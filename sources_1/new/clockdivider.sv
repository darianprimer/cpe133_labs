==> flow/design.v <==
`timescale 1ns / 1ps
module clockdivider(
    input clk, 
    input [21:0] MAXCOUNT,
    output logic sclk = 0
    );     
    logic [21:0] count = 0;    
    always_ff @ (posedge clk)
    begin
        count = count + 1;
        if (count >= MAXCOUNT)
        begin
            count = 0;
            sclk = ~sclk;
        end
    end
endmodule
# From RTL to reports: clockdivider
# The steps from the RTL of clockdivider to its reports follow in flow order.
# Line numbers count from 1 in the design file above.
# Operators: Yosys type, input widths -> output width; for muxes data width and select width s.
# Library cell names are shortened.
inputs:
  top_module: "clockdivider"
  clock_port: "clk"
  library: "sky130hd"
  lib_corner: "tt_025C_1v80"

# Elaborated design
# Source: Yosys, flattened and elaborated, memories not mapped. Widths are those after wreduce; folded enables and synchronous resets count as part of the registers. Registers that Yosys merges into a memory's read port (data or address) are not register bits. Print and check cells do not count. Equal cells are merged and count once.
word_totals:
  regBits: 23
  in_bits: 23
  elab_cells: 5
classes:
  n_addsub: 1
  n_cmp: 1
  n_logic: 1
op_table:
  columns: ["operator", "count"]
  rows:
  - ["$add 22x1->22 const B", 1]
  - ["$ge 22x22->1", 1]
  - ["$not 1->1", 1]

# Logic depth
# Depth = most cells in a row (Yosys ltp): at word level without a register or memory, in the mapped netlist without a sequential cell, where the memories' decode and read muxes count.
logic_depth:
  depth_word: 2
  abc_area: 1
  ltp_mapped: 18

# After synthesis
# Yosys stat after the flow's synthesis: flattened, memories mapped to cells. It holds for the ABC_AREA given above (unset counts as 0); a run with the other value may have another netlist.
# Totals and module areas in this step are rounded.
by_type:
  columns: ["cell", "count"]
  rows:
  - ["dfxtp_1", 22]
  - ["nand2_1", 80]
  - ["ha_1", 23]
  - ["inv_1", 71]
  - ["nor2_1", 54]
  - ["nand3_1", 9]
  - ["nand4_1", 7]
  - ["xor2_1", 5]
  - ["nor2_4", 3]
  - ["edfxtp_1", 1]
  - ["xnor2_1", 3]
  - ["a21oi_1", 5]
  - ["nand2_2", 4]
  - ["o21bai_1", 3]
  - ["xnor2_2", 1]
  - ["xor2_2", 1]
  - ["buf_4", 2]
  - ["nor2_2", 2]
# Not listed: further types 6, cells in them 7.
synth_totals:
  cells: 303
  n_buf: 2
  ffs: 23
  seqArea_um2: 470
  mapped_area_um2: 1910

# Worst setup path after synthesis
# Path of least setup slack by OpenSTA after synthesis, without wires, with an ideal clock, recovery checks aside; 20% of the period is set as input and as output delay. Where synthesis merged equal registers, the netlist keeps one of their names.
synth_timing:
  kind: "register -> register"
  from: "register count[0]"
  to: "register sclk"
  slack_ns: 0.419
  n_path_buf: 1
  setup_ns: 0.298
  arrival_time_ns: 2.183
  path_delay_ns: 2.481
  stages: 17
  launch_ns: 0.000
  t_required_ns: 2.602
  clock_period_ns: 2.9
  period_less_setup_slack_ns: 2.481
# "path_delay_ns" is the arrival time less input delay plus setup time.
# "stages" counts driving pins, that of a launching flip-flop among them; a cell with two outputs on the path counts twice.
# "period_less_setup_slack_ns" is the clock period less the worst setup slack; recovery checks do not enter. This is arithmetic on one report: input and output delays are still those of the set period (20% each).
# The rows between start and end are the longest chain of elaborated cells between them; the timing report does not say that the signal goes this way. Where chains are equally long, one stands for them.
# Each line given opens the expression or statement behind the cell; cells for indexed reads and writes are added by Yosys, which also makes memories of some case tables.
synth_via:
  path_cell_list: "dfxtp_1 ha_1 nand2_1 inv_1 nand3_1 nor2_1 or2_2 nand2_1 inv_1 ha_1 nand2_1 nor2_1 nand2_1 nor2_1 nand2_1 nand4_1 buf_4"
  elab_chain_len: 2
synth_rtl:
  columns: ["element", "line_no", "rtl"]
  rows:
  - ["start, declared", 7, "logic [21:0] count = 0;"]
  - ["start, assigned", 10, "count = count + 1;"]
  - ["start, assigned", 13, "count = 0;"]
  - ["$add 22x1->22", 10, null]
  - ["$ge 22x22->1", 11, "if (count >= MAXCOUNT)"]
  - ["end, assigned", 14, "sclk = ~sclk;"]
  - ["end, declared", 5, "output logic sclk = 0"]

# Timing after layout
# Path of least setup slack in the final report of flow run A (OpenROAD, finished layout, wires in). Where an end is a register, its clock arrival counts in the times.
layout_timing:
  kind: "input -> register"
  from: "input MAXCOUNT[21]"
  to: "register sclk"
  setup_ns: 0.54
  slack_ns: 2.25
  n_path_buf: 1
  t_required_ns: 5.43
  clock_period_ns: 5.71
  arrival_time_ns: 3.18
  stages: 9
  launch_ns: 1.14
# The rows between start and end are the longest chain of elaborated cells between them; the timing report does not say that the signal goes this way. Where chains are equally long, one stands for them.
layout_via:
  path_cell_list: "clkdlybuf4s50_1 inv_1 ha_1 nand2_1 nor2_1 nand2_1 nor2_1 nor2_1 nand4_1"
  elab_chain_len: 1
layout_rtl:
  columns: ["element", "line_no", "rtl"]
  rows:
  - ["start, declared", 4, "input [21:0] MAXCOUNT,"]
  - ["$ge 22x22->1", 11, "if (count >= MAXCOUNT)"]
  - ["end, assigned", 14, "sclk = ~sclk;"]
  - ["end, declared", 5, "output logic sclk = 0"]

# Measured data: module clockdivider, platform sky130hd, 2 stored runs of the flow under differing settings, order arbitrary. Input and output delays are each 20% of the period that was set; the output load is 0.01 pF.
# "period_less_ws_ns" means the clock period less the worst setup slack. The figure is calculated, with input and output delays left at 20% of the set period.
# "worst_path_ns" is the time allowed to the run's worst setup path (the clock period less input and output delay, where it has them) less its slack. Clock arrival times count: a late capture clock shortens it, a late launch clock lengthens it.
# "power_total_mw" rests on the timing tool's default activity at the inputs, not on a simulated workload.
# The measured numbers are rounded.
runs:
  - name: "flow run A"
    settings:
      period_ns: 5.71
      CORE_UTILIZATION: 57
      PLACE_DENSITY_LB_ADDON: 0.21
      CORE_ASPECT_RATIO: 0.66
      CELL_PAD_IN_SITES_DETAIL_PLACEMENT: 0
      TNS_END_PERCENT: 85
      ABC_AREA: 1
      GPL_ROUTABILITY_DRIVEN: 1
      CTS_CLUSTER_SIZE: 79
      CAP_MARGIN: 5
      CORE_MARGIN: 2
      SLEW_MARGIN: 20
    results:
      yosys.chip_area_um2: 1910
      die_area_um2: 3830
      stdcell_area_um2: 2230
      utilization_frac: 0.68
      worstSetupSlack_ns: 2.25
      setup_tns_ns: 0.000
      holdWs_ns: 0.497
      power_total_mw: 0.391
      period_less_ws_ns: 3.458
      worst_path_ns: 2.32
      worst_setup_path_type: "input -> register"
  - name: "flow run B"
    settings:
      period_ns: 2.18
      CORE_UTILIZATION: 60
      SETUP_SLACK_MARGIN: 0.45
      PLACE_DENSITY: 0.6
      CELL_PAD_IN_SITES_DETAIL_PLACEMENT: 1
      TNS_END_PERCENT: 65
      CAP_MARGIN: 10
      MAX_ROUTING_LAYER: "met4"
      CORE_MARGIN: 2
      SLEW_MARGIN: 20
    outcome: "no results, placement failed with DPL-0033"
